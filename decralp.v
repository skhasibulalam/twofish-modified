==> flow/design.v <==
module decralp (
	input [7:0] in1, in2, in3, in4,
	input clk,
	input [255:0] key,
	input [3:0] r,
	output reg [7:0] out1, out2, out3, out4);
genvar k;
wire [7:0] imd5[0:3];
generate
	for (k=0; k<8; k=k+1)
	begin
		xor(imd5[0][k], in1[k], key[k+224-8*r]);
		xor(imd5[1][k], in2[k], key[k+232-8*r]);
		xor(imd5[2][k], in3[k], key[k+240-8*r]);
		xor(imd5[3][k], in4[k], key[k+248-8*r]);
	end
endgenerate
reg [7:0] imd4[0:3];
always@(posedge clk)
begin
if (r==0||r==8)
	begin
		imd4 [0][7:0]<={imd5 [0][0],imd5 [0][7:1]};
		imd4 [1][7:0]<={imd5 [1][0],imd5 [1][7:1]};
		imd4 [2][7:0]<={imd5 [2][0],imd5 [2][7:1]};
		imd4 [3][7:0]<={imd5 [3][0],imd5 [3][7:1]};
	end
else if (r==1||r==9)
	begin
		imd4 [0][7:0]<={imd5 [0][1:0],imd5 [0][7:2]};
		imd4 [1][7:0]<={imd5 [1][1:0],imd5 [1][7:2]};
		imd4 [2][7:0]<={imd5 [2][1:0],imd5 [2][7:2]};
		imd4 [3][7:0]<={imd5 [3][1:0],imd5 [3][7:2]};
	end
else if (r==2||r==10)
	begin
		imd4 [0][7:0]<={imd5 [0][2:0],imd5 [0][7:3]};
		imd4 [1][7:0]<={imd5 [1][2:0],imd5 [1][7:3]};
		imd4 [2][7:0]<={imd5 [2][2:0],imd5 [2][7:3]};
		imd4 [3][7:0]<={imd5 [3][2:0],imd5 [3][7:3]};
	end
else if (r==3||r==11)
	begin
		imd4 [0][7:0]<={imd5 [0][3:0],imd5 [0][7:4]};
		imd4 [1][7:0]<={imd5 [1][3:0],imd5 [1][7:4]};
		imd4 [2][7:0]<={imd5 [2][3:0],imd5 [2][7:4]};
		imd4 [3][7:0]<={imd5 [3][3:0],imd5 [3][7:4]};
	end
else if (r==4||r==12)
	begin
		imd4 [0][7:0]<={imd5 [0][4:0],imd5 [0][7:5]};
		imd4 [1][7:0]<={imd5 [1][4:0],imd5 [1][7:5]};
		imd4 [2][7:0]<={imd5 [2][4:0],imd5 [2][7:5]};
		imd4 [3][7:0]<={imd5 [3][4:0],imd5 [3][7:5]};
	end
else if (r==5||r==13)
	begin
		imd4 [0][7:0]<={imd5 [0][5:0],imd5 [0][7:6]};
		imd4 [1][7:0]<={imd5 [1][5:0],imd5 [1][7:6]};
		imd4 [2][7:0]<={imd5 [2][5:0],imd5 [2][7:6]};
		imd4 [3][7:0]<={imd5 [3][5:0],imd5 [3][7:6]};
	end
else if (r==6||r==14)
	begin
		imd4 [0][7:0]<={imd5 [0][6:0],imd5 [0][7]};
		imd4 [1][7:0]<={imd5 [1][6:0],imd5 [1][7]};
		imd4 [2][7:0]<={imd5 [2][6:0],imd5 [2][7]};
		imd4 [3][7:0]<={imd5 [3][6:0],imd5 [3][7]};
	end
else
	begin
		imd4 [0][7:0]<=imd5 [0][7:0];
		imd4 [1][7:0]<=imd5 [1][7:0];
		imd4 [2][7:0]<=imd5 [2][7:0];
		imd4 [3][7:0]<=imd5 [3][7:0];
	end
end
wire [7:0] a1, a2, a3, a4;
wire [7:0] b1, b2, b3, b4;
wire [7:0] x1, x2, x3, x4;
reg [7:0] y1, y2, y3, y4;
wire [7:0] z1, z2, z3, z4;
assign a1 = imd4 [0];
assign a2 = imd4 [1];
assign a3 = imd4 [2];
assign a4 = imd4 [3];
assign x1=a1<<1;
assign x2=a2<<1;
assign x3=a3<<1;
assign x4=a4<<1;
always@(posedge clk)
begin
	if (a1[7]==1)
	begin
	y1=(x1^8'h1B);
	end
	else
	begin
	y1=x1;
	end
	if (a2[7]==1)
	begin
	y2=(x2^8'h1B);
	end
	else
	begin
	y2=x2;
	end
	if (a3[7]==1)
	begin
	y3=(x3^8'h1B);
	end
	else
	begin
	y3=x3;
	end
	if (a4[7]==1)
	begin
	y4=(x4^8'h1B);
	end
	else
	begin
	y4=x4;
	end
end
assign z1=(y1^a1);
assign z2=(y2^a2);
assign z3=(y3^a3);
assign z4=(y4^a4);
wire [7:0] p1, p2, p3, p4;
reg [7:0] q1, q2, q3, q4;
wire [7:0] r1, r2, r3, r4;
assign p1=y1<<1;
assign p2=y2<<1;
assign p3=y3<<1;
assign p4=y4<<1;
always@(posedge clk)
begin
	if (y1[7]==1)
	begin
	q1=(p1^8'h1B);
	end
	else
	begin
	q1=p1;
	end
	if (y2[7]==1)
	begin
	q2=(p2^8'h1B);
	end
	else
	begin
	q2=p2;
	end
	if (y3[7]==1)
	begin
	q3=(p3^8'h1B);
	end
	else
	begin
	q3=p3;
	end
	if (y4[7]==1)
	begin
	q4=(p4^8'h1B);
	end
	else
	begin
	q4=p4;
	end
end
assign r1=(q1^a1);
assign r2=(q2^a2);
assign r3=(q3^a3);
assign r4=(q4^a4);
wire [7:0] s1, s2, s3, s4;
reg [7:0] t1, t2, t3, t4;
wire [7:0] u1, u2, u3, u4;
assign s1=q1<<1;
assign s2=q2<<1;
assign s3=q3<<1;
assign s4=q4<<1;
always@(posedge clk)
begin
	if (q1[7]==1)
	begin
	t1=(s1^8'h1B);
	end
	else
	begin
	t1=s1;
	end
	if (q2[7]==1)
	begin
	t2=(s2^8'h1B);
	end
	else
	begin
	t2=s2;
	end
	if (q3[7]==1)
	begin
	t3=(s3^8'h1B);
	end
	else
	begin
	t3=s3;
	end
	if (q4[7]==1)
	begin
	t4=(s4^8'h1B);
	end
	else
	begin
	t4=s4;
	end
end
assign u1=(t1^a1);
assign u2=(t2^a2);
assign u3=(t3^a3);
assign u4=(t4^a4);
wire [7:0] d1, d2, d3, d4;
reg [7:0] e1, e2, e3, e4;
wire [7:0] f1, f2, f3, f4;
assign d1=r1<<1;
assign d2=r2<<1;
assign d3=r3<<1;
assign d4=r4<<1;
always@(posedge clk)
begin
	if (r1[7]==1)
	begin
	e1=(d1^8'h1B);
	end
	else
	begin
	e1=d1;
	end
	if (r2[7]==1)
	begin
	e2=(d2^8'h1B);
	end
	else
	begin
	e2=d2;
	end
	if (r3[7]==1)
	begin
	e3=(d3^8'h1B);
	end
	else
	begin
	e3=d3;
	end
	if (r4[7]==1)
	begin
	e4=(d4^8'h1B);
	end
	else
	begin
	e4=d4;
	end
end
assign f1=(e1^a1);
assign f2=(e2^a2);
assign f3=(e3^a3);
assign f4=(e4^a4);
wire [7:0] g1, g2, g3, g4;
reg [7:0] h1, h2, h3, h4;
wire [7:0] i1, i2, i3, i4;
assign g1=z1<<1;
assign g2=z2<<1;
assign g3=z3<<1;
assign g4=z4<<1;
always@(posedge clk)
begin
	if (z1[7]==1)
	begin
	h1=(g1^8'h1B);
	end
	else
	begin
	h1=g1;
	end
	if (z2[7]==1)
	begin
	h2=(g2^8'h1B);
	end
	else
	begin
	h2=g2;
	end
	if (z3[7]==1)
	begin
	h3=(g3^8'h1B);
	end
	else
	begin
	h3=g3;
	end
	if (z4[7]==1)
	begin
	h4=(g4^8'h1B);
	end
	else
	begin
	h4=g4;
	end
end
assign i1=(h1^a1);
assign i2=(h2^a2);
assign i3=(h3^a3);
assign i4=(h4^a4);
wire [7:0] j1, j2, j3, j4;
reg [7:0] k1, k2, k3, k4;
wire [7:0] l1, l2, l3, l4;
assign j1=h1<<1;
assign j2=h2<<1;
assign j3=h3<<1;
assign j4=h4<<1;
always@(posedge clk)
begin
	if (h1[7]==1)
	begin
	k1=(j1^8'h1B);
	end
	else
	begin
	k1=j1;
	end
	if (h2[7]==1)
	begin
	k2=(j2^8'h1B);
	end
	else
	begin
	k2=j2;
	end
	if (h3[7]==1)
	begin
	k3=(j3^8'h1B);
	end
	else
	begin
	k3=j3;
	end
	if (h4[7]==1)
	begin
	k4=(j4^8'h1B);
	end
	else
	begin
	k4=j4;
	end
end
assign l1=(k1^a1);
assign l2=(k2^a2);
assign l3=(k3^a3);
assign l4=(k4^a4);
wire [7:0] m1, m2, m3, m4;
reg [7:0] n1, n2, n3, n4;
assign m1=i1<<1;
assign m2=i2<<1;
assign m3=i3<<1;
assign m4=i4<<1;
always@(posedge clk)
begin
	if (i1[7]==1)
	begin
	n1=(m1^8'h1B);
	end
	else
	begin
	n1=m1;
	end
	if (i2[7]==1)
	begin
	n2=(m2^8'h1B);
	end
	else
	begin
	n2=m2;
	end
	if (i3[7]==1)
	begin
	n3=(m3^8'h1B);
	end
	else
	begin
	n3=m3;
	end
	if (i4[7]==1)
	begin
	n4=(m4^8'h1B);
	end
	else
	begin
	n4=m4;
	end
end
assign b1=(n1^f2^l3^u4);
assign b2=(u1^n2^f3^l4);
assign b3=(l1^u2^n3^f4);
assign b4=(f1^l2^u3^n4);
wire [7:0] bimd4[0:3];
assign bimd4 [0] = b1;
assign bimd4 [1] = b2;
assign bimd4 [2] = b3;
assign bimd4 [3] = b4;
wire [3:0] imd3[0:7];
generate
	for (k=0; k<4; k=k+1)
	begin
		assign imd3 [4][k] = bimd4 [0][k];
		assign imd3 [5][k] = bimd4 [0][k+4];
		assign imd3 [6][k] = bimd4 [1][k];
		assign imd3 [7][k] = bimd4 [1][k+4];
		assign imd3 [0][k] = bimd4 [2][k];
		assign imd3 [1][k] = bimd4 [2][k+4];
		assign imd3 [2][k] = bimd4 [3][k];
		assign imd3 [3][k] = bimd4 [3][k+4];
	end
endgenerate
wire [63:0] sbox[0:3];
assign sbox[0]=64'h0123456789ABCDEF;
assign sbox[1]=64'h543210EDCBA9876F;
assign sbox[2]=64'hBA9EDC601572438F;
assign sbox[3]=64'hEDC01245B3A6987F;
wire [3:0] imd2[0:7];
generate
	for (k=0; k<8; k=k+1)
	begin
		assign imd2 [k][0] = sbox [ {key[8*(r+2*k)+1],key[8*(r+2*k)]} ] [4*imd3 [k]];
		assign imd2 [k][1] = sbox [ {key[8*(r+2*k)+1],key[8*(r+2*k)]} ] [4*imd3 [k]+1];
		assign imd2 [k][2] = sbox [ {key[8*(r+2*k)+1],key[8*(r+2*k)]} ] [4*imd3 [k]+2];
		assign imd2 [k][3] = sbox [ {key[8*(r+2*k)+1],key[8*(r+2*k)]} ] [4*imd3 [k]+3];
	end
endgenerate
wire [7:0] splimd1[0:3];
generate
	for (k=0; k<4; k=k+1)
	begin
		assign splimd1 [0][k]	= imd2 [0][k];
		assign splimd1 [0][k+4] = imd2 [1][k];
		assign splimd1 [1][k]	= imd2 [2][k];
		assign splimd1 [1][k+4] = imd2 [3][k];
		assign splimd1 [2][k]	= imd2 [4][k];
		assign splimd1 [2][k+4] = imd2 [5][k];
		assign splimd1 [3][k]	= imd2 [6][k];
		assign splimd1 [3][k+4] = imd2 [7][k];
	end
endgenerate
wire [7:0] imd1[0:3];
generate
	for (k=0; k<8; k=k+1)
	begin
		xor(imd1[0][k], splimd1[0][k], key[k+8*r]);
		xor(imd1[1][k], splimd1[1][k], key[k+8+8*r]);
		xor(imd1[2][k], splimd1[2][k], key[k+16+8*r]);
		xor(imd1[3][k], splimd1[3][k], key[k+24+8*r]);
	end
endgenerate
always@(posedge clk)
begin
	out1=imd1[0];
	out2=imd1[1];
	out3=imd1[2];
	out4=imd1[3];
end
endmodule
Tool chain data of decralp
Tool output for the design above, in the order of the flow.
Line numbers count from 1 in the design file above.
Operators carry their Yosys type and port widths (W data, S select, Z words).
Library cell names are shortened.
Not given: n/a
- design top: decralp
- clock port: clk
- cell library: sky130hd
- corner: tt_025C_1v80

Word level
Yosys after proc, flatten, opt, wreduce and memory -nomap, before mapping. Print and check cells are not counted. Equal cells are merged and count once.
- flip-flop bits (word level): 288
- output and inout port bits at 32
- word-level cells: 520
- noted add/sub/neg operators: 101
- eq/ne operators at 37
- shift operators: 110
- mux-type cells at 64
- bitwise gates (word level): 128
- reductions and logical operators at 16
- operators with widths (operator ; count):
    $shiftx A256 B9 Y1 ; 63
    $pmux W64 S4 ; 8
    $shiftx A256 B10 Y1 ; 7
    $shiftx A256 B32 Y1 ; 7
    $shiftx A64 B8 Y1 ; 24
    $shiftx A64 B7 Y1 ; 8
    $sub A8 B7 Y9 const A ; 32
    $xor A8 B8 Y8 ; 36
    $shiftx A256 B8 Y1 ; 1
    $mux W8 ; 28
    $mux W5 ; 28
    $add A5 B7 Y8 const A ; 16
    $not A4 Y4 ; 28
    $add A6 B2 Y7 const B ; 16
    $xor A1 B1 Y1 ; 64
    $add A4 B7 Y8 const A ; 8
    $add A8 B1 Y9 const B ; 7
    $add A6 B1 Y7 const B ; 8
    $eq A2 B2 Y1 const B ; 16
    $add A3 B7 Y8 const A ; 4
    $eq A4 B4 Y1 const B ; 7
    $add A4 B4 Y5 const B ; 4
    $eq A2 B1 Y1 const B ; 8
    $add A2 B7 Y8 const A ; 2
    $logic_not A2 Y1 ; 8
    $eq A4 B3 Y1 const B ; 3
    $add A4 B3 Y5 const B ; 2
    $add A1 B7 Y8 const A ; 1
Not listed: further kinds 5, cells in them 12.

Logic depth
Yosys ltp: most cells in a row. Word level: on the elaborated netlist, between registers, memories and ports. Mapped: between sequential cells and ports; inverters and the memories' decode and read muxes count.
- word-level depth: 10
- ABC_AREA at 0
- depth in mapped cells at 19
- noted depth with buffers taken out: 13

Synthesis result
Yosys stat after the flow's synthesis: flattened, memories mapped to cells. It holds for the ABC_AREA given above (unset counts as 0); a run with the other value may have another netlist.
- cell types (type ; count ; area in all (µm²)):
    mux4_2 ; 265 ; 5.97E+03
    dfxtp_1 ; 288 ; 5765.53
    xor2_1 ; 217 ; 1.9E+03
    xnor2_1 ; 179 ; 1.57E+03
    mux2i_1 ; 154 ; 1.54E+03
    nand2_1 ; 256 ; 960.922
    a21oi_1 ; 178 ; 890.854
    mux2_2 ; 74 ; 833.299
    ha_1 ; 64 ; 800.768
    nor2_1 ; 183 ; 686.909
    o21ai_0 ; 112 ; 560.538
    clkbuf_1 ; 116 ; 435.418
    o221ai_1 ; 40 ; 350.336
    o22ai_1 ; 53 ; 331.568
    a221oi_1 ; 32 ; 280.269
    o211ai_1 ; 36 ; 270.259
    buf_2 ; 47 ; 235.226
    a211oi_1 ; 30 ; 225.216
Other cell types: 70; their cells: 445.
- noted cell count: 2769
- mapped area at 0.0267619 mm²
- sequential part of the area at 0.0057655 mm²
- flip-flop cells: 288
- buffers: 218

Worst setup path after synthesis
Path of least setup slack by OpenSTA after synthesis, without wires, with an ideal clock, recovery checks aside; 20% of the period is set as input and as output delay. Where synthesis merged equal registers, the netlist keeps one of their names.
- path kind: input -> register
- start point: in r[1]
- end point: reg imd4[0][1]
- noted period: 7.44 ns
- external input delay at 1.488 ns
- noted library setup time: 0.079 ns
- noted time at the first pin: 1.488 ns
- arrival time: 5.059 ns
- path slack: 2.302 ns
- noted path delay: 3.650 ns
- noted stages on the path: 14
- noted synthesis period reached: 5.138 ns
"path delay" is the arrival time less input delay plus setup time.
"stages on the path" counts driving pins, that of a launching flip-flop among them; a cell with two outputs on the path counts twice.
"synthesis period reached" is the clock period less the worst setup slack; recovery checks do not enter. This is arithmetic on one report: input and output delays are still those of the set period (20% each).
The rows between start and end are the longest chain of elaborated cells between them; the timing report does not say that the signal goes this way. Where chains are equally long, one stands for them.
Each line given opens the expression or statement behind the cell; cells for indexed reads and writes are added by Yosys, which also makes memories of some case tables.
A register here has more assigning lines than the two given.
- path through: buf_2 > buf_4 > buf_2 > inv_2 > ha_1 > buf_4 > buf_4 > mux4_2 > a32o_1 > a2111oi_1 > a211oi_2 > a32o_1 > or4_1 > o211ai_1
- noted cells in the longest elaborated chain: 10
- RTL lines, path after synthesis (element ; line ; RTL):
    start: declaration ; 5 ; input [3:0] r,
    $sub A8 B7 Y9 ; 12 ; xor(imd5[0][k], in1[k], key[k+224-8*r]);
    $shiftx A256 B9 Y1 ; 12 ;
    $xor A1 B1 Y1 ; 12 ;
    $mux W8 ; 63 ; else if (r==6||r==14)
    $mux W8 ; 56 ; else if (r==5||r==13)
    $mux W8 ; 49 ; else if (r==4||r==12)
    $mux W8 ; 42 ; else if (r==3||r==11)
    $mux W8 ; 35 ; else if (r==2||r==10)
    $mux W8 ; 28 ; else if (r==1||r==9)
    $mux W8 ; 21 ; if (r==0||r==8)
    end: assignment ; 23 ; imd4 [0][7:0]<={imd5 [0][0],imd5 [0][7:1]};
    end: assignment ; 30 ; imd4 [0][7:0]<={imd5 [0][1:0],imd5 [0][7:2]};
    end: declaration ; 18 ; reg [7:0] imd4[0:3];

Worst path after layout
Path of least setup slack in the final report of entry A (OpenROAD, finished layout, wires in). Where an end is a register, its clock arrival counts in the times.
- path kind: input -> register
- start point: in key[48]
- end point: reg out2[6]
- noted period: 3.93 ns
- external input delay at 0.79 ns
- noted library setup time: 0.07 ns
- noted time at the first pin: 0.79 ns
- arrival time: 4.31 ns
- path slack: 0.14 ns
- noted stages on the path: 14
- path through: clkdlybuf4s50_1 > mux4_2 > nand2_1 > a21oi_1 > a21oi_1 > buf_4 > inv_1 > ha_1 > mux2_2 > nor2_1 > a221oi_1 > a21o_1 > mux2i_1 > xnor2_1
- RTL lines, path after layout (element ; line ; RTL):
    start: declaration ; 4 ; input [255:0] key,
    end: assignment ; 466 ; out2=imd1[1];
    end: declaration ; 6 ; output reg [7:0] out1, out2, out3, out4);
Chain of elaborated cells between the ends: none given.

## Implementation results

2 stored runs of decralp in the flow (synthesis by Yosys, layout by OpenROAD, sky130hd cells), in arbitrary order. Constraints: input delay and output delay 20% of the set period each, output load 0.01 pF.
"period reached": clock period set for the run, less the worst setup slack. It is reckoned from that one timing run; input and output delays stay at 20% of the period that was set.
By "worst path time" is meant the share of the clock period that the worst setup path is allowed (20% is reserved at inputs, 20% at outputs), minus its slack. Clock arrival times at its registers enter into it.
"power": no workload was simulated; the value follows from the tool's default switching activity.

Entry A
Settings were period_ns = 3.93; CAP_MARGIN = 20; CORE_MARGIN = 2; CORE_UTILIZATION = 40; SLEW_MARGIN = 20
- noted the period reached: 3.788 ns
- noted the power: 0.036097 W
- noted the setup slack of the critical path: 0.142 ns
- setup total negative slack at 0.000 ns
- noted the area of the synthesized netlist: 0.0267619 mm²
- die footprint: 0.0689903 mm²
- area of the standard cells in the finished layout: 0.0349748 mm²
- worst path time at 3.00 ns
- critical path type: input -> register

Entry B
Settings were period_ns = 2.95; CORE_UTILIZATION = 61; SETUP_SLACK_MARGIN = 0.1; PLACE_DENSITY_LB_ADDON = 0.06; CELL_PAD_IN_SITES_GLOBAL_PLACEMENT = 2; CELL_PAD_IN_SITES_DETAIL_PLACEMENT = 0; GPL_TIMING_DRIVEN = 0; GPL_ROUTABILITY_DRIVEN = 1; CTS_CLUSTER_DIAMETER = 196; CAP_MARGIN = 20; CORE_MARGIN = 2; SLEW_MARGIN = 20
- stopped before the end: placement reported FLW-0024
